==> flow/design.v <==
`timescale 1ns / 1ps
module ADD(a,b,sum);
	parameter DATAWIDTH = 2;
	input [DATAWIDTH-1:0] a,b;
	output reg [DATAWIDTH-1:0] sum;
	always @(a,b) begin
		sum <= a + b;
	end
endmodule
`timescale 1ns / 1ps
module Circuit6(a,b,c,d,e,f,g,h,num,avg,Clk,Rst);
input [15:0] a,b,c,d,e,f,g,h,num;
input Clk,Rst;
output [15:0] avg;
wire [15:0] r1,r2,r3,r4,r5,r6,r7;
wire [15:0] avgwire;
wire [31:0] t1,t2,t3,t4,t5,t6,t7;
	ADD #(16) first_adder(
		.a(a),
		.b(b),
		.sum(t1)
	);
	REG #(16) first_reg(
		.Clk(Clk),
		.Rst(Rst),
		.d(xwire),
		.q(x)
	);
	ADD #(16) second_adder(
		.a(r1),
		.b(c),
		.sum(t2)
	);
	REG #(16) second_reg(
		.Clk(Clk),
		.Rst(Rst),
		.d(t2),
		.q(r2)
	);	
	ADD #(16) third_adder(
		.a(r2),
		.b(d),
		.sum(t3)
	);
	REG #(16) third_reg(
		.Clk(Clk),
		.Rst(Rst),
		.d(t3),
		.q(r3)
	);	
	ADD #(16) fourth_adder(
		.a(r3),
		.b(e),
		.sum(t4)
	);
	REG #(16) fourth_reg(
		.Clk(Clk),
		.Rst(Rst),
		.d(t4),
		.q(r4)
	);	
	ADD #(16) fifth_adder(
		.a(r4),
		.b(f),
		.sum(t5)
	);
	REG #(16) fifth_reg(
		.Clk(Clk),
		.Rst(Rst),
		.d(t5),
		.q(r5)
	);	
	ADD #(16) sixth_adder(
		.a(r5),
		.b(g),
		.sum(t6)
	);
	REG #(16) sixth_reg(
		.Clk(Clk),
		.Rst(Rst),
		.d(t6),
		.q(r6)
	);
	ADD #(16) seventh_adder(
		.a(r7),
		.b(h),
		.sum(t7)
	);
	REG #(16) seventh_reg(
		.Clk(Clk),
		.Rst(Rst),
		.d(t7),
		.q(r7)
	);
	DIV #(16) first_div(
		.a(r7),
		.b(num),
		.quot(avgwire)
	);
	REG #(16) eigth_reg(
		.Clk(Clk),
		.Rst(Rst),
		.d(avgwire),
		.q(avg)
	);
endmodule
`timescale 1ns / 1ps
module DIV(a,b,quot);
parameter DATAWIDTH = 2;
	input [DATAWIDTH-1:0] a,b;
	output reg [DATAWIDTH-1:0] quot;
	always @(a,b) begin
		quot <= a / b;
	end
endmodule
`timescale 1ns / 1ps
module REG(d,Clk,Rst,q);
	parameter DATAWIDTH = 8;
	input [DATAWIDTH-1:0] d;
	input Clk, Rst;
	output [DATAWIDTH-1:0] q;
	reg [DATAWIDTH-1:0] RegData;
	initial begin
		RegData = 0;
	end
	assign q = RegData;
	always@(posedge Clk) begin
		RegData <= d;
	end
endmodule
======== Tool chain data of Circuit6 ========
The steps from the RTL of Circuit6 to its reports follow in flow order.
Lines are those of the file above, counted from 1.
Operators carry their Yosys type and port widths (W data, S select, Z words).
Library cell names are shortened.
Not given: -
set-up
  top module .............................. Circuit6
  clock port .............................. Clk
  cell library ............................ sky130hd
  library corner .......................... tt_025C_1v80

======== After elaboration ========
Source: Yosys, flattened and elaborated, memories not mapped. Widths are those after wreduce; folded enables and synchronous resets count as part of the registers. Registers that Yosys merges into a memory's read port (data or address) are not register bits. Print and check cells do not count. Equal cells are merged and count once.
word-level totals
  word-level cells ........................ 4
  bits of input ports ..................... 146
  output and inout port bits .............. 16
  flip-flop bits (word level) ............. 32
operators by class
  divide/modulo/power cells ............... 1
  add/subtract/negate cells ............... 1
operators with widths
  operator          number
  $div A16 B16 Y16  1
  $add A16 B16 Y16  1

======== Depth ========
Yosys ltp: most cells in a row. Word level: on the elaborated netlist, between registers, memories and ports. Mapped: between sequential cells and ports; inverters and the memories' decode and read muxes count.
depth
  depth in word-level cells ............... 1
  ABC_AREA ................................ 0
  mapped depth ............................ 135
  depth with buffers taken out ............ 125

======== Netlist ========
Yosys stat after the flow's synthesis: flattened, memories mapped to cells. It holds for the ABC_AREA given above (unset counts as 0); a run with the other value may have another netlist.
The area totals of this step are shown rounded.
mapped netlist
  chip area (Yosys) ....................... 8168 µm²
  cell count .............................. 1088
  buffer cells ............................ 29
  area of sequential cells ................ 640.6 µm²
  mapped flip-flops ....................... 32
cells by type
  cell type  number  area in all (µm²)
  ha_1       153     1.91E+03
  dfxtp_1    32      640.614
  a21oi_1    75      375.36
  xnor2_1    41      359.094
  mux2_2     30      337.824
  nor2_1     87      326.563
  a21o_1     43      322.81
  nand2_1    79      296.534
  o21a_1     39      292.781
  o21ai_0    58      290.278
  xor2_1     31      271.51
  inv_1      70      262.752
  nor3_1     38      190.182
  nand3_1    22      110.106
  o211ai_1   14      105.101
  clkbuf_1   26      97.594
  a211oi_1   12      90.086
  a31oi_1    14      87.584
Other cell types: 65; their cells: 224.
By module: a second synthesis without flattening, with its own total; a netlist apart from the flattened one above.
unflattened totals
  cells (unflattened synthesis) ........... 1128
  area total of the unflattened synthesis .. 8346 µm²
Each row is one instance without its submodules.
modules
  module              area (µm²)  times used  cells  sequential area (µm²)
  DIV (DATAWIDTH=16)  6852        1           989    0.0
  ADD (DATAWIDTH=16)  853.3       1           107    0.0
  REG (DATAWIDTH=16)  320.3       2           16     320.3
  Circuit6            0.0         1           0      0.0

======== Timing after synthesis ========
OpenSTA on the mapped netlist: ideal clock, no wires. The path of least setup slack (recovery checks aside). Input and output delay are each 20% of the period. Register names are those of the netlist, which keeps one name where synthesis merged equal registers.
timing path after synthesis
  kind .................................... input to register
  start point ............................. input num[10]
  end point ............................... register eigth_reg.RegData[0]
  path delay .............................. 25945 ps
  required time ........................... 35466 ps
  path buffers ............................ 10
  period .................................. 35600 ps
  time at the first pin ................... 7120 ps
  arrival ................................. 32931 ps
  path slack .............................. 2535 ps
  library setup time ...................... 134 ps
  external input delay .................... 7120 ps
  driving pins on the path ................ 123
  synthesis period reached ................ 33065 ps
"path delay" is the arrival time less input delay plus setup time.
"driving pins on the path" counts driving pins, that of a launching flip-flop among them; a cell with two outputs on the path counts twice.
"synthesis period reached" = period - worst setup slack (recovery checks aside). The figure is calculated, with input and output delays left at 20% of the set period.
The rows between start and end are the longest chain of elaborated cells between them; the timing report does not say that the signal goes this way. Where chains are equally long, one stands for them.
Each line given opens the expression or statement behind the cell; cells for indexed reads and writes are added by Yosys, which also makes memories of some case tables.
between the ends, after synthesis
  cells stage by stage .................... or4_4 > nor3b_2 > and3_1 > o21ai_0 > ha_1 > nor4b_1 > nor3_1 > nor3_1 > o21ai_0 > ha_1 > o211ai_1 > a211oi_1 > nand2_1 > inv_1 > mux2_2 > ha_1 > or3_1 > o221a_2 > [... 87 more ...] > nor2_1 > a211oi_1 > a221oi_1 > o211ai_1 > a21oi_1 > a21oi_1 > o2bb2ai_1 > clkbuf_1 > mux2_2 > ha_1 > a21o_1 > a21o_1 > a21oi_1 > nor2b_1 > o211ai_1 > a21oi_1 > o31ai_1 > a21oi_1
  cells in the longest elaborated chain ... 1
  elaborated cells between the ends (all ways) .. 1
  source lines of those cells ............. 1
  classes of those cells .................. div (1)
ends and longest elaborated chain, after synthesis
  what                RTL line  RTL
  start: declaration  12        input [15:0] a,b,c,d,e,f,g,h,num;
  $div A16 B16 Y16    113       quot <= a / b;
  end: assignment     128       RegData <= d;
  end: declaration    122       reg [DATAWIDTH-1:0] RegData;
Some nets on the timed path still bear RTL names; the line given drives or declares the net.
named nets, after synthesis
  signal       RTL line
  avgwire[15]  113
  avgwire[13]  113
  avgwire[9]   113
  avgwire[6]   113
  avgwire[4]   113

======== Timing after layout ========
From the final timing report of flow run 1: the path of least setup slack in the routed layout; clock arrival at registers is part of the times.
The report prints the path's times to 10 ps; the period is as set.
timing path after layout
  kind .................................... input to register
  start point ............................. input num[15]
  end point ............................... register eigth_reg.RegData[0]
  driving pins on the path ................ 115
  time at the first pin ................... 11460 ps
  path slack .............................. 12450 ps
  arrival ................................. 45020 ps
  external input delay .................... 11460 ps
  required time ........................... 57470 ps
  library setup time ...................... 130 ps
  path buffers ............................ 3
  period .................................. 57300 ps
The rows between start and end are the longest chain of elaborated cells between them; the timing report does not say that the signal goes this way. Where chains are equally long, one stands for them.
between the ends, after layout
  cells stage by stage .................... clkdlybuf4s50_1 > or4_4 > nor3b_2 > and3_1 > o21ai_0 > ha_1 > o21a_1 > nor3_1 > nor3_1 > o21ai_0 > ha_1 > o211ai_1 > a211oi_1 > nand2_1 > inv_1 > mux2_2 > ha_1 > or3_1 > [... 79 more ...] > ha_1 > nor2_1 > a211oi_1 > a221oi_1 > o211ai_1 > a21oi_1 > a21oi_1 > o2bb2ai_2 > buf_4 > mux2_2 > ha_1 > a21o_1 > a21oi_1 > nor2b_1 > o211ai_1 > a21oi_1 > o31ai_1 > a21oi_1
  cells in the longest elaborated chain ... 1
  elaborated cells between the ends (all ways) .. 1
  source lines of those cells ............. 1
  classes of those cells .................. div (1)
ends and longest elaborated chain, after layout
  what                RTL line  RTL
  start: declaration  12        input [15:0] a,b,c,d,e,f,g,h,num;
  $div A16 B16 Y16    113       quot <= a / b;
  end: assignment     128       RegData <= d;
  end: declaration    122       reg [DATAWIDTH-1:0] RegData;
Some nets on the timed path still bear RTL names; the line given drives or declares the net.
named nets, after layout
  signal       RTL line
  avgwire[15]  113
  avgwire[13]  113
  avgwire[10]  113
  avgwire[8]   113

Measured results for Circuit6: 2 stored runs of the Yosys and OpenROAD flow on sky130hd. The settings differ; the order carries no meaning. The constraints put input and output delay at 20% of the set period each and load the outputs with 0.01 pF.
By "achieved clock period" is meant the clock period of the run minus its worst setup slack. This is arithmetic on one report: input and output delays are still those of the set period (20% each).
By "time on the worst setup path" is meant the share of the clock period that the worst setup path is allowed (20% is reserved at inputs, 20% at outputs), minus its slack. Clock arrival times at its registers enter into it.
"power consumption" rests on the timing tool's default activity at the inputs, not on a simulated workload.
"time on the worst setup path" is given in steps of 10 ps.
Measured values are rounded.

======== flow run 1 ========
==> flow/run.sh <==
#!/bin/bash
# the make line also repeats the synthesis and layout settings of config.mk as NAME=value (left out here)
make -C /OpenROAD-flow-scripts/flow DESIGN_CONFIG=/design/flow/config.mk WORK_HOME=/design/flow/orfs CLKGATE_MAP_FILE= finish
==> flow/config.mk <==
export PLATFORM = sky130hd
export DESIGN_NAME = Circuit6
export DESIGN_NICKNAME = Circuit6
export VERILOG_FILES = /design/flow/design.v
export SDC_FILE = /design/flow/constraint.sdc
export NUM_CORES = 4
export LEC_CHECK = 0
export ABC_AREA = 0
export CAP_MARGIN = 20
export CORE_ASPECT_RATIO = 0.94
export CORE_MARGIN = 2
export CORE_UTILIZATION = 41
export MAX_ROUTING_LAYER = met5
export PLACE_DENSITY_LB_ADDON = 0.09
export SETUP_SLACK_MARGIN = -2.0
export SLEW_MARGIN = 5
==> flow/constraint.sdc <==
create_clock -name core_clock -period 57.3 [get_ports {Clk}]
set_input_delay 11.4600 -clock core_clock [delete_from_list [all_inputs] [get_ports {Clk}]]
set_output_delay 11.4600 -clock core_clock [all_outputs]
set_load 0.01 [all_outputs]

-------- measured, flow run 1 --------
  chip area in the Yosys report ........... 8168 µm²
  die footprint ........................... 21070 µm²
  standard-cell area after layout ......... 9072 µm²
  utilization after layout ................ 0.46
  lowest setup slack ...................... 12450 ps
  sum of negative setup slack ............. 0 ps
  smallest hold slack ..................... 580 ps
  power consumption ....................... 537.4 uW
  achieved clock period ................... 44851 ps
  time on the worst setup path ............ 33390 ps
  worst path kind ......................... input to register

======== flow run 2 ========
==> flow/run.sh <==
#!/bin/bash
# the make line also repeats the synthesis and layout settings of config.mk as NAME=value (left out here)
make -C /OpenROAD-flow-scripts/flow DESIGN_CONFIG=/design/flow/config.mk WORK_HOME=/design/flow/orfs CLKGATE_MAP_FILE= finish
==> flow/config.mk <==
export PLATFORM = sky130hd
export DESIGN_NAME = Circuit6
export DESIGN_NICKNAME = Circuit6
export VERILOG_FILES = /design/flow/design.v
export SDC_FILE = /design/flow/constraint.sdc
export NUM_CORES = 4
export LEC_CHECK = 0
export ABC_AREA = 0
export CAP_MARGIN = 15
export CORE_MARGIN = 2
export CORE_UTILIZATION = 32
export CTS_CLUSTER_SIZE = 17
export GPL_TIMING_DRIVEN = 1
export MAX_ROUTING_LAYER = met4
export PLACE_DENSITY_LB_ADDON = 0.23
export SLEW_MARGIN = 20
==> flow/constraint.sdc <==
create_clock -name core_clock -period 32.1 [get_ports {Clk}]
set_input_delay 6.4200 -clock core_clock [delete_from_list [all_inputs] [get_ports {Clk}]]
set_output_delay 6.4200 -clock core_clock [all_outputs]
set_load 0.01 [all_outputs]

-------- measured, flow run 2 --------
  chip area in the Yosys report ........... 8168 µm²
  die footprint ........................... 26820 µm²
  standard-cell area after layout ......... 12780 µm²
  utilization after layout ................ 0.509
  lowest setup slack ...................... 1091 ps
  sum of negative setup slack ............. 0 ps
  smallest hold slack ..................... 591 ps
  power consumption ....................... 1340 uW
  achieved clock period ................... 31009 ps
  time on the worst setup path ............ 24590 ps
  worst path kind ......................... input to register
