==> flow/design.v <==
`timescale 1ns / 1ps
module ADD(a,b,sum);
	parameter DATAWIDTH = 2;
	input [DATAWIDTH-1:0] a,b;
	output reg [DATAWIDTH-1:0] sum;
	always @(a,b) begin
		sum <= a + b;
	end
endmodule
`timescale 1ns / 1ps
module Circuit4(a, b, c, d, e, f, g, h, i, j, k, l, m, n, o, p, Clk, Rst, afinal);
input [7:0] a, b, c, d, e, f, g, h, i, j, k, l, m, n, o, p;
input Clk, Rst;
output [31:0] afinal;
wire [31:0] t1, t2, t3, t4, t5, t6, t7, t8, t9, t10, t11, t12, t13, t14;
ADD #(32) add1(
    .a(a),
    .b(b),
    .sum(t1)
);
ADD #(32) add2(
    .a(t1),
    .b(c),
    .sum(t2)
);
ADD #(32) add3(
    .a(t2),
    .b(d),
    .sum(t3)
);
ADD #(32) add4(
    .a(t3),
    .b(e),
    .sum(t4)
);
ADD #(32) add5(
    .a(t4),
    .b(f),
    .sum(t5)
);
ADD #(32) add6(
    .a(t5),
    .b(g),
    .sum(t6)
);
ADD #(32) add7(
    .a(t6),
    .b(h),
    .sum(t7)
);
ADD #(32) add8(
    .a(t7),
    .b(i),
    .sum(t8)
);
ADD #(32) add9(
    .a(t8),
    .b(j),
    .sum(t9)
);
ADD #(32) add10(
    .a(t9),
    .b(l),
    .sum(t10)
);
ADD #(32) add11(
    .a(t10),
    .b(m),
    .sum(t11)
);
ADD #(32) add12(
    .a(t11),
    .b(n),
    .sum(t12)
);
ADD #(32) add13(
    .a(t12),
    .b(o),
    .sum(t13)
);
ADD #(32) add14(
    .a(t13),
    .b(p),
    .sum(t14)
);
REG #(32) reg1(
    .d(t14),
    .Clk(Clk),
    .Rst(Rst),
    .q(afinal)
);
endmodule
`timescale 1ns / 1ps
module REG(d,Clk,Rst,q);
	parameter DATAWIDTH = 8;
	input [DATAWIDTH-1:0] d;
	input Clk, Rst;
	output [DATAWIDTH-1:0] q;
	reg [DATAWIDTH-1:0] RegData;
	initial begin
		RegData = 0;
	end
	assign q = RegData;
	always@(posedge Clk) begin
		RegData <= d;
	end
endmodule
## From RTL to reports: Circuit4

Tool output for the design above, in the order of the flow.
Line numbers count from 1 in the design file above.
Operators: Yosys type, input widths -> output width; for muxes data width and select width s.
A cell with - has no value.

| inputs | value |
|---|---|
| design top | Circuit4 |
| clock input | Clk |
| library | sky130hd |
| corner | tt_025C_1v80 |

## Word-level counts

Source: Yosys, flattened and elaborated, memories not mapped. Widths are those after wreduce; folded enables and synchronous resets count as part of the registers. Registers that Yosys merges into a memory's read port (data or address) are not register bits. Print and check cells do not count. Equal cells are merged and count once.

| word-level totals | value |
|---|---|
| memory cells | 0 |
| bits of input ports | 130 |
| output and inout bits | 32 |
| register bits | 22 |
| bits in latches | 0 |
| cells after elaboration | 15 |
| ROM bits | 0 |
| word width x clocked read ports | 0 |
| bits in writable memories | 0 |

| operators by class | value |
|---|---|
| reduce/logical cells | 0 |
| add/subtract/negate cells | 14 |
| shifts and indexed selects | 0 |
| div/mod/pow operators | 0 |
| multipliers | 0 |
| bitwise logic cells | 0 |
| muxes and demuxes | 0 |
| magnitude comparators | 0 |
| equality and inequality tests | 0 |

Operator list:

| kind | count |
|---|---|
| $add 21x8->22 | 1 |
| $add 20x8->21 | 1 |
| $add 19x8->20 | 1 |
| $add 18x8->19 | 1 |
| $add 17x8->18 | 1 |
| $add 16x8->17 | 1 |
| $add 15x8->16 | 1 |
| $add 14x8->15 | 1 |
| $add 13x8->14 | 1 |
| $add 12x8->13 | 1 |
| $add 11x8->12 | 1 |
| $add 10x8->11 | 1 |
| $add 9x8->10 | 1 |
| $add 8x8->9 | 1 |

## Depth

Depth = most cells in a row (Yosys ltp): at word level without a register or memory, in the mapped netlist without a sequential cell, where the memories' decode and read muxes count.

| logic depth | value |
|---|---|
| word-level depth | 14 |
| ABC_AREA | 0 |
| mapped depth | 18 |
| depth with buffers taken out | 18 |

## After synthesis

The flow's flattened synthesis, as Yosys stat reports it; memories are mapped. The netlist is that of the ABC_AREA named above (0 if unset); the other value can give another one.
The area totals of this step are shown rounded.

| synthesis totals | value |
|---|---|
| mapped area | 3570 µm² |
| area of sequential cells | 260 µm² |
| buffer cells | 19 |
| flip-flop cells | 13 |
| cell count | 355 |

Cells by type:

| cell | count | total area (µm²) |
|---|---|---|
| sky130_fd_sc_hd__fa_1 | 100 | 2001.92 |
| sky130_fd_sc_hd__inv_1 | 163 | 611.837 |
| sky130_fd_sc_hd__dfxtp_1 | 13 | 260.25 |
| sky130_fd_sc_hd__ha_1 | 20 | 250.24 |
| sky130_fd_sc_hd__buf_4 | 19 | 142.637 |
| sky130_fd_sc_hd__xnor2_1 | 4 | 35.034 |
| sky130_fd_sc_hd__o41ai_2 | 2 | 32.531 |
| sky130_fd_sc_hd__nand3_1 | 4 | 20.019 |
| sky130_fd_sc_hd__nand2_1 | 5 | 18.768 |
| sky130_fd_sc_hd__a21oi_2 | 2 | 17.517 |
| sky130_fd_sc_hd__o31a_4 | 1 | 17.517 |
| sky130_fd_sc_hd__xor2_1 | 2 | 17.517 |
| sky130_fd_sc_hd__xnor2_2 | 1 | 16.266 |
| sky130_fd_sc_hd__nor2_1 | 4 | 15.014 |
| sky130_fd_sc_hd__o21bai_1 | 2 | 15.014 |
| sky130_fd_sc_hd__nand4_1 | 2 | 12.512 |
| sky130_fd_sc_hd__o211ai_2 | 1 | 12.512 |
| sky130_fd_sc_hd__a21oi_1 | 2 | 10.01 |

Other cell types: 8; their cells: 8.
The figures by module come from a second, unflattened synthesis with its own total; it is not the netlist above.

| second synthesis, totals | value |
|---|---|
| cells (unflattened synthesis) | 3883 |
| area total of the unflattened synthesis | 29300 µm² |

Rows give one instance, submodules left out.

By module:

| module | sequential area (µm²) | cells | area (µm²) | times used |
|---|---|---|---|---|
| ADD (DATAWIDTH=32) | 0.0 | 275 | 2050 | 14 |
| REG (DATAWIDTH=32) | 641 | 32 | 641 | 1 |
| Circuit4 | 0.0 | 1 | 3.8 | 1 |

## Worst setup path after synthesis

Path of least setup slack by OpenSTA after synthesis, without wires, with an ideal clock, recovery checks aside; 20% of the period is set as input and as output delay. Where synthesis merged equal registers, the netlist keeps one of their names.

| timing path post-synthesis | value |
|---|---|
| path kind | input to register |
| from | in a[2] |
| to | reg reg1.RegData[10] |
| input delay | 2.300 ns |
| period | 11.5 ns |
| stages | 16 |
| required time | 11.381 ns |
| launch time at the first pin | 2.300 ns |
| buffers on the path | 0 |
| library setup time | 0.119 ns |
| delay of the path | 4.592 ns |
| arrival time | 6.773 ns |
| setup slack | 4.608 ns |
| synthesis period reached | 6.892 ns |

"delay of the path" is the arrival time less input delay plus setup time.
"stages": output pins that drive a net of the path, with the launching flip-flop's if there is one; two outputs of one cell count as two.
"synthesis period reached" is the clock period less the worst setup slack; recovery checks do not enter. This is arithmetic on one report: input and output delays are still those of the set period (20% each).
The rows between start and end are the longest chain of elaborated cells between them; the timing report does not say that the signal goes this way. Where chains are equally long, one stands for them.
A line is the first line of the expression or statement that the cell stems from. Yosys adds cells for indexed reads and writes and turns some case tables into memories.

| between the ends, post-synthesis | value |
|---|---|
| cell sequence | sky130_fd_sc_hd__inv_1 > sky130_fd_sc_hd__fa_1 > sky130_fd_sc_hd__inv_1 > sky130_fd_sc_hd__fa_1 > sky130_fd_sc_hd__fa_1 > sky130_fd_sc_hd__fa_1 > sky130_fd_sc_hd__inv_1 > sky130_fd_sc_hd__fa_1 > sky130_fd_sc_hd__fa_1 > sky130_fd_sc_hd__inv_1 > sky130_fd_sc_hd__ha_1 > sky130_fd_sc_hd__fa_1 > sky130_fd_sc_hd__a21o_1 > sky130_fd_sc_hd__a21oi_2 > sky130_fd_sc_hd__o31a_4 > sky130_fd_sc_hd__xnor2_2 |
| length of the longest elaborated chain | 14 |
| elaborated cells between the ends (all ways) | 14 |
| source lines of those cells | 1 |
| classes of those cells | add/sub (14) |

RTL lines, path post-synthesis:

| item | RTL line | text |
|---|---|---|
| from (decl) | 12 | `input [7:0] a, b, c, d, e, f, g, h, i, j, k, l, m, n, o, p;` |
| $add 8x8->9 | 7 | `sum <= a + b;` |
| $add 9x8->10 | 7 |  |
| $add 10x8->11 | 7 |  |
| $add 11x8->12 | 7 |  |
| $add 12x8->13 | 7 |  |
| $add 13x8->14 | 7 |  |
| $add 14x8->15 | 7 |  |
| $add 15x8->16 | 7 |  |
| $add 16x8->17 | 7 |  |
| $add 17x8->18 | 7 |  |
| $add 18x8->19 | 7 |  |
| $add 19x8->20 | 7 |  |
| $add 20x8->21 | 7 |  |
| $add 21x8->22 | 7 |  |
| to (assign) | 105 | `RegData <= d;` |
| to (decl) | 99 | `reg [DATAWIDTH-1:0] RegData;` |

## Path in the finished layout

Path of least setup slack in the final report of run 1 (OpenROAD, finished layout, wires in). Where an end is a register, its clock arrival counts in the times.

| timing path after layout | value |
|---|---|
| path kind | input to register |
| from | in a[2] |
| to | reg reg1.RegData[8] |
| setup slack | 1.68 ns |
| period | 8.29 ns |
| library setup time | 0.13 ns |
| required time | 8.41 ns |
| arrival time | 6.72 ns |
| buffers on the path | 1 |
| input delay | 1.66 ns |
| stages | 17 |
| launch time at the first pin | 1.66 ns |

The rows between start and end are the longest chain of elaborated cells between them; the timing report does not say that the signal goes this way. Where chains are equally long, one stands for them.

| between the ends, after layout | value |
|---|---|
| cell sequence | sky130_fd_sc_hd__clkdlybuf4s50_1 > sky130_fd_sc_hd__inv_1 > sky130_fd_sc_hd__fa_1 > sky130_fd_sc_hd__inv_1 > sky130_fd_sc_hd__fa_1 > sky130_fd_sc_hd__fa_1 > sky130_fd_sc_hd__fa_1 > sky130_fd_sc_hd__inv_1 > sky130_fd_sc_hd__fa_1 > sky130_fd_sc_hd__fa_1 > sky130_fd_sc_hd__inv_1 > sky130_fd_sc_hd__ha_1 > sky130_fd_sc_hd__fa_1 > sky130_fd_sc_hd__a21o_1 > sky130_fd_sc_hd__a21oi_4 > sky130_fd_sc_hd__nand4b_1 > sky130_fd_sc_hd__nand4_1 |
| length of the longest elaborated chain | 14 |
| elaborated cells between the ends (all ways) | 14 |
| source lines of those cells | 1 |
| classes of those cells | add/sub (14) |

RTL lines, path after layout:

| item | RTL line | text |
|---|---|---|
| from (decl) | 12 | `input [7:0] a, b, c, d, e, f, g, h, i, j, k, l, m, n, o, p;` |
| $add 8x8->9 | 7 | `sum <= a + b;` |
| $add 9x8->10 | 7 |  |
| $add 10x8->11 | 7 |  |
| $add 11x8->12 | 7 |  |
| $add 12x8->13 | 7 |  |
| $add 13x8->14 | 7 |  |
| $add 14x8->15 | 7 |  |
| $add 15x8->16 | 7 |  |
| $add 16x8->17 | 7 |  |
| $add 17x8->18 | 7 |  |
| $add 18x8->19 | 7 |  |
| $add 19x8->20 | 7 |  |
| $add 20x8->21 | 7 |  |
| $add 21x8->22 | 7 |  |
| to (assign) | 105 | `RegData <= d;` |
| to (decl) | 99 | `reg [DATAWIDTH-1:0] RegData;` |

--- measured runs ---
Flow measurements of Circuit4 on sky130hd: 2 stored runs with different settings, listed in no order. Input and output delays are each 20% of the period that was set; the output load is 0.01 pF.
"clock period achieved" = clock period - worst setup slack. The figure is calculated, with input and output delays left at 20% of the set period.
"worst path time" is the time allowed to the run's worst setup path (the clock period less input and output delay, where it has them) less its slack. Clock arrival times count: a late capture clock shortens it, a late launch clock lengthens it.
The results are shown rounded.

#### Run 1

| setting | value |
|---|---|
| period_ns | `8.29` |
| CORE_UTILIZATION | `49` |
| SETUP_SLACK_MARGIN | `1.48` |
| CORE_MARGIN | `9` |
| TNS_END_PERCENT | `100` |
| CTS_CLUSTER_SIZE | `28` |
| SLEW_MARGIN | `10` |
| CAP_MARGIN | `20` |

| result | value |
|---|---|
| setup slack of the worst path | 1.68 ns |
| clock period achieved | 6.608 ns |
| post-layout utilization | 72.1% |
| worst path time | 4.95 ns |
| type of the worst setup path | input to register |
| synthesis area | 3570 µm² |
| standard-cell area of the final layout | 5000 µm² |
| setup TNS | 0.000 ns |
| die outline area | 10700 µm² |
| worst-case hold slack | 2.23 ns |

#### Run 2

| setting | value |
|---|---|
| period_ns | `7.05` |
| CORE_UTILIZATION | `40` |
| PLACE_DENSITY_LB_ADDON | `0.13` |
| HOLD_SLACK_MARGIN | `0.15` |
| CORE_ASPECT_RATIO | `1.66` |
| ABC_AREA | `0` |
| GPL_TIMING_DRIVEN | `0` |
| GPL_ROUTABILITY_DRIVEN | `0` |
| CTS_CLUSTER_DIAMETER | `151` |
| CAP_MARGIN | `30` |
| CORE_MARGIN | `2` |
| SLEW_MARGIN | `20` |

| result | value |
|---|---|
| worst path time | 5.09 ns |
| type of the worst setup path | input to register |
| synthesis area | 3570 µm² |
| die outline area | 9710 µm² |
| worst-case hold slack | 1.96 ns |
| setup slack of the worst path | 0.547 ns |
| clock period achieved | 6.503 ns |
| post-layout utilization | 59.6% |
| standard-cell area of the final layout | 5190 µm² |
| setup TNS | 0.000 ns |
--- end ---
