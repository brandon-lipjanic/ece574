==> flow/design.v <==
`timescale 1ns / 1ps
module ADD(a,b,sum);
	parameter DATAWIDTH = 2;
	input [DATAWIDTH-1:0] a,b;
	output reg [DATAWIDTH-1:0] sum;
	always @(a,b) begin
		sum <= a + b;
	end
endmodule
`timescale 1ns / 1ps
module COMP(a,b,gt,lt,eq);
	parameter DATAWIDTH = 2;
	input [DATAWIDTH-1:0] a,b;
	output reg gt,lt,eq;
	always @(a,b) begin
		if ( a > b) begin
			gt <= 1;
			lt <= 0;
			eq <= 0;
		end
		else if (a < b) begin
			gt <= 0;
			lt <= 1;
			eq <= 0;
		end
		else if (a == b) begin
			gt <= 0;
			lt <= 0;
			eq <= 0;
		end
		else begin
			gt <= 0;
			lt <= 0;
			eq <= 0;
		end
	end
endmodule
`timescale 1ns / 1ps
module Circuit5(a, b, c, Clk, Rst, z, x);
input [63:0] a, b, c;
input Clk, Rst;
output [31:0] z, x;
wire [63:0] d, e, f, g, h, greg, hreg;
wire  dLTe, dEQe;
wire [63:0] xrin, zrin;
ADD #(64) add1(
    .a(a),
    .b(b),
    .sum(d)
);
ADD #(64) add2(
    .a(a),
    .b(c),
    .sum(e)
);
SUB #(64) sub1(
    .a(a),
    .b(b),
    .diff(f)
);
COMP #(64) comp1(
    .a(d),
    .b(e),
    .lt(dLTe),
    .eq(dEQe)
);
MUX2x1 #(64) mux1(
    .a(d),
    .b(e),
    .sel(dLTe),
    .d(g)
);
MUX2x1 #(64) mux2(
    .a(g),
    .b(f),
    .sel(dEQe),
    .d(h)
);
REG #(64) reg1(
    .d(g),
    .Clk(Clk),
    .Rst(Rst),
    .q(greg)
);
REG #(64) reg2(
    .d(h),
    .Clk(Clk),
    .Rst(Rst),
    .q(hreg)
);
SHL #(64) shl1(
    .a(greg),
    .sh_amt(dLTe),
    .d(xrin)
);
SHR #(64) shr1(
    .a(hreg),
    .sh_amt(dEQe),
    .d(zrin)
);
REG #(64) reg3(
    .d(xrin),
    .Clk(Clk),
    .Rst(Rst),
    .q(x)
);
REG #(64) reg4(
    .d(zrin),
    .Clk(Clk),
    .Rst(Rst),
    .q(z)
);
endmodule
`timescale 1ns / 1ps
module MUX2x1(a,b,sel,d);
	parameter DATAWIDTH = 2;
	input  [DATAWIDTH-1 : 0] a, b;
	input sel;
	output reg [DATAWIDTH-1 :0] d;
	always@(a, b,sel) begin
		if(sel == 1) begin
			d <= b;
		end
		if(sel == 0) begin
			d <= a;
		end
	end
endmodule
`timescale 1ns / 1ps
module REG(d,Clk,Rst,q);
	parameter DATAWIDTH = 8;
	input [DATAWIDTH-1:0] d;
	input Clk, Rst;
	output [DATAWIDTH-1:0] q;
	reg [DATAWIDTH-1:0] RegData;
	initial begin
		RegData = 0;
	end
	assign q = RegData;
	always@(posedge Clk) begin
		RegData <= d;
	end
endmodule
`timescale 1ns / 1ps
module SHL(a,sh_amt, d);
	parameter DATAWIDTH = 2;
	input [DATAWIDTH-1:0] a, sh_amt;
	output reg [DATAWIDTH-1:0] d;
	always @(a,sh_amt) begin
		d <= (a << sh_amt);
	end
endmodule
`timescale 1ns / 1ps
module SHR(a,sh_amt, d);
	parameter DATAWIDTH = 2;
	input [DATAWIDTH-1:0] a, sh_amt;
	output reg [DATAWIDTH-1:0] d;
	always @(a,sh_amt) begin
		d <= (a >> sh_amt);
	end
endmodule
`timescale 1ns / 1ps
module SUB(a,b,diff);
	parameter DATAWIDTH = 2;
	input [DATAWIDTH-1:0] a,b;
	output reg [DATAWIDTH-1:0] diff;
	always @(a,b) begin
		diff <= a - b;
	end
endmodule
Step by step through the tools: Circuit5
What the tools print for Circuit5, step after step. Line numbers count from 1 in the design file above. Cell names lack the library's common part. The mark n/a stands for no value.

Top: Circuit5. Clock: Clk. Standard-cell library: sky130hd. Timing corner: tt_025C_1v80.

After elaboration
Counts by Yosys on the flattened word-level netlist (proc, flatten, opt, wreduce; memories kept). Register bits leave out memories and registers merged into their read ports (data or address); mux counts leave out enables and synchronous resets folded into registers. Print and check cells are left out. Cells with the same type and inputs are merged into one.

Under register bits after elaboration stands 128. For output and inout bits the number is 64.

Add/sub/neg operators: 2. The entry for $lt $le $gt $ge reads 2. The entry for shifts and indexed selects reads 1. For multiplexer cells the number is 3.

Operator list (number): adder 64 bit (2); << shifter 64 x 1 -> 32 bit (1); > comparator 64 bit (1); less-than comparator 64 bit (1); 2-to-1 mux 64 bit (1); 2-to-1 mux 1 bit (2).

Logic depth
Yosys ltp: most cells in a row. Word level: on the elaborated netlist, between registers, memories and ports. Mapped: between sequential cells and ports; inverters and the memories' decode and read muxes count.

For word-level depth the number is 5. The entry for ABC_AREA reads 0. The figure for mapped depth is 24. For depth with buffers taken out the number is 22.

Synthesis result
Yosys stat after the flow's synthesis: flattened, memories mapped to cells. It holds for the ABC_AREA given above (unset counts as 0); a run with the other value may have another netlist. Totals and module areas in this step are rounded.

Under cell count stands 1531. The figure for mapped area is 11800 um^2. The entry for mapped flip-flops reads 96. The entry for buffer cells reads 71.

Cells by type (number): ha_1 (189); dfxtp_1 (96); a21oi_1 (177); xnor2_1 (76); a21o_1 (72); mux2_2 (43); o21ai_0 (88); nand2_1 (112); inv_1 (91); nand4_1 (54); xor2_1 (38); nor2_1 (83); clkbuf_1 (68); o21bai_1 (33); mux2i_1 (21); nand3_1 (31); nor3_1 (29); o31ai_1 (15).

Not listed: further types 54, cells in them 215. By module: a second synthesis without flattening, with its own total; a netlist apart from the flattened one above.

For cells (unflattened synthesis) the number is 3603. For area (unflattened synthesis) the number is 31100 um^2.

Rows give one instance, submodules left out.

Modules: ADD (DATAWIDTH=64) (instances 2, cells 579, area 3900 um^2, sequential area 0.0 um^2); SHL (DATAWIDTH=64) (instances 1, cells 581, area 5490 um^2, sequential area 0.0 um^2); REG (DATAWIDTH=64) (instances 4, cells 64, area 1280 um^2, sequential area 1280 um^2); SHR (DATAWIDTH=64) (instances 1, cells 611, area 4900 um^2, sequential area 0.0 um^2); SUB (DATAWIDTH=64) (instances 1, cells 625, area 3970 um^2, sequential area 0.0 um^2); MUX2x1 (DATAWIDTH=64) (instances 2, cells 71, area 1080 um^2, sequential area 0.0 um^2); COMP (DATAWIDTH=64) (instances 1, cells 229, area 1640 um^2, sequential area 0.0 um^2); Circuit5 (instances 1, cells 1, area 3.8 um^2, sequential area 0.0 um^2).

Timing after synthesis
Source: OpenSTA report_checks on the synthesized netlist (no wires, ideal clock, input and output delay 20% of the period each), path of least setup slack; recovery checks are left aside. Register names are those of the netlist, which keeps one name where synthesis merged equal registers.

Path kind: in2reg. From: in a[0]. To: reg reg3.RegData[1]. For period the number is 7.38 ns. For setup time the number is 0.121 ns. The entry for time at the first pin reads 1.476 ns. The entry for data arrival time reads 6.256 ns. The entry for slack reads 1.004 ns. For delay of the path the number is 4.901 ns. Stages on the path: 24. The entry for path buffers reads 2. The entry for period reached after synthesis reads 6.376 ns.

"delay of the path" is the arrival time less input delay plus setup time. "stages on the path" counts driving pins, that of a launching flip-flop among them; a cell with two outputs on the path counts twice. "period reached after synthesis" is the clock period less the worst setup slack; recovery checks do not enter. This is arithmetic on one report: input and output delays are still those of the set period (20% each). The rows between start and end are the longest chain of elaborated cells between them; the timing report does not say that the signal goes this way. Where chains are equally long, one stands for them. A line is the first line of the expression or statement that the cell stems from. Yosys adds cells for indexed reads and writes and turns some case tables into memories.

Cell sequence: ha_1 > inv_1 > fa_1 > nand2b_1 > a21oi_1 > o21ai_0 > a2111o_1 > a211o_1 > o311a_1 > o21ba_2 > o21ai_1 > xor2_1 > ha_1 > a21o_1 > a21o_1 > a21o_1 > a21oi_1 > o21ai_0 > a221o_1 > a21oi_1 > o221ai_1 > clkbuf_1 > buf_1 > mux2_2. Under cells in the longest elaborated chain stands 5. For elaborated cells between the ends (all ways) the number is 7. Source lines of those cells: 4.

Ends and longest elaborated chain, after synthesis: start: declaration (line 40) `input [63:0] a, b, c;`; adder 64 bit (line 7) `sum <= a + b;`; less-than comparator 64 bit (line 21) `else if (a < b) begin`; 2-to-1 mux 1 bit (line 21); 2-to-1 mux 1 bit (line 16) `if ( a > b) begin`; << shifter 64 x 1 -> 32 bit (line 150) `d <= (a << sh_amt);`; end: assignment (line 141) `RegData <= d;`; end: declaration (line 135) `reg [DATAWIDTH-1:0] RegData;`.

Timing after layout
From the final timing report of job 1: the path of least setup slack in the routed layout; clock arrival at registers is part of the times.

Path kind: in2reg. From: in a[9]. To: reg reg2.RegData[20]. For period the number is 7.98 ns. For setup time the number is 0.12 ns. The entry for time at the first pin reads 1.60 ns. The entry for data arrival time reads 7.81 ns. The entry for slack reads 0.41 ns. Stages on the path: 23. The entry for path buffers reads 3.

The rows between start and end are the longest chain of elaborated cells between them; the timing report does not say that the signal goes this way. Where chains are equally long, one stands for them.

Cell sequence: clkdlybuf4s50_1 > ha_1 > and3_1 > nand3_1 > or4_4 > a21oi_2 > o2111ai_1 > a211o_1 > and2_1 > o31ai_2 > xnor2_1 > ha_1 > a21o_1 > a21o_1 > a21o_1 > a21oi_1 > o21ai_0 > a221o_1 > a21oi_1 > o221ai_1 > clkbuf_4 > buf_4 > mux2_2. Under cells in the longest elaborated chain stands 5. For elaborated cells between the ends (all ways) the number is 7. Source lines of those cells: 4.

Ends and longest elaborated chain, after layout: start: declaration (line 40) `input [63:0] a, b, c;`; adder 64 bit (line 7) `sum <= a + b;`; less-than comparator 64 bit (line 21) `else if (a < b) begin`; 2-to-1 mux 1 bit (line 21); 2-to-1 mux 1 bit (line 16) `if ( a > b) begin`; 2-to-1 mux 64 bit; end: assignment (line 141) `RegData <= d;`; end: declaration (line 135) `reg [DATAWIDTH-1:0] RegData;`.

Subject: flow runs of Circuit5

Hi,

2 stored runs of Circuit5 in the flow (synthesis by Yosys, layout by OpenROAD, sky130hd cells), in arbitrary order. Constraints: input delay and output delay 20% of the set period each, output load 0.01 pF. "period achieved" is the run's clock period less its worst setup slack. It is reckoned from that one timing run; input and output delays stay at 20% of the period that was set. By "allowed time less slack (worst setup path)" is meant the share of the clock period that the worst setup path is allowed (20% is reserved at inputs, 20% at outputs), minus its slack. Clock arrival times at its registers enter into it. "total power of the final layout" rests on the timing tool's default activity at the inputs, not on a simulated workload. Values from the reports are rounded here.

Files of job 1:
==> flow/run.sh <==
#!/bin/bash
# the make line also repeats the synthesis and layout settings of config.mk as NAME=value (left out here)
make -C /OpenROAD-flow-scripts/flow DESIGN_CONFIG=/design/flow/config.mk WORK_HOME=/design/flow/orfs CLKGATE_MAP_FILE= finish
==> flow/config.mk <==
export PLATFORM = sky130hd
export DESIGN_NAME = Circuit5
export DESIGN_NICKNAME = Circuit5
export VERILOG_FILES = /design/flow/design.v
export SDC_FILE = /design/flow/constraint.sdc
export NUM_CORES = 4
export LEC_CHECK = 0
export CAP_MARGIN = 20
export CELL_PAD_IN_SITES_DETAIL_PLACEMENT = 1
export CELL_PAD_IN_SITES_GLOBAL_PLACEMENT = 3
export CORE_MARGIN = 2
export CORE_UTILIZATION = 24
export CTS_CLUSTER_SIZE = 37
export GPL_TIMING_DRIVEN = 0
export MIN_ROUTING_LAYER = met1
export SLEW_MARGIN = 20
==> flow/constraint.sdc <==
create_clock -name core_clock -period 7.98 [get_ports {Clk}]
set_input_delay 1.5960 -clock core_clock [delete_from_list [all_inputs] [get_ports {Clk}]]
set_output_delay 1.5960 -clock core_clock [all_outputs]
set_load 0.01 [all_outputs]

Results of job 1. The netlist area reported by Yosys reads 11800 um^2. The measured total die area is 51100 um^2. The standard-cell area after routing is 15700 um^2. For the utilization after layout the run shows 32.1 %. The worst setup slack after layout reads 0.411 ns. The smallest hold slack is 0.356 ns. The total power of the final layout stands at 3.21 mW. The period achieved is 7.569 ns. The allowed time less slack (worst setup path) comes to 5.97 ns. Kind of the worst setup path: in2reg.

Files of job 2:
==> flow/run.sh <==
#!/bin/bash
# the make line also repeats the synthesis and layout settings of config.mk as NAME=value (left out here)
make -C /OpenROAD-flow-scripts/flow DESIGN_CONFIG=/design/flow/config.mk WORK_HOME=/design/flow/orfs CLKGATE_MAP_FILE= finish
==> flow/config.mk <==
export PLATFORM = sky130hd
export DESIGN_NAME = Circuit5
export DESIGN_NICKNAME = Circuit5
export VERILOG_FILES = /design/flow/design.v
export SDC_FILE = /design/flow/constraint.sdc
export NUM_CORES = 4
export LEC_CHECK = 0
export CAP_MARGIN = 5
export CELL_PAD_IN_SITES_DETAIL_PLACEMENT = 2
export CORE_ASPECT_RATIO = 0.81
export CORE_MARGIN = 2
export CORE_UTILIZATION = 17
export CTS_CLUSTER_DIAMETER = 361
export CTS_CLUSTER_SIZE = 16
export GPL_ROUTABILITY_DRIVEN = 0
export PLACE_DENSITY = 0.92
export SETUP_SLACK_MARGIN = 0.64
export SLEW_MARGIN = 20
export TNS_END_PERCENT = 60
==> flow/constraint.sdc <==
create_clock -name core_clock -period 6.54 [get_ports {Clk}]
set_input_delay 1.3080 -clock core_clock [delete_from_list [all_inputs] [get_ports {Clk}]]
set_output_delay 1.3080 -clock core_clock [all_outputs]
set_load 0.01 [all_outputs]

Results of job 2. The netlist area reported by Yosys reads 11800 um^2. The measured total die area is 71800 um^2. The standard-cell area after routing is 19100 um^2. For the utilization after layout the run shows 27.6 %. The worst setup slack after layout reads -1.24 ns. The smallest hold slack is 0.379 ns. The total power of the final layout stands at 5.66 mW. The period achieved is 7.782 ns. The allowed time less slack (worst setup path) comes to 6.47 ns. Kind of the worst setup path: in2reg.

Regards
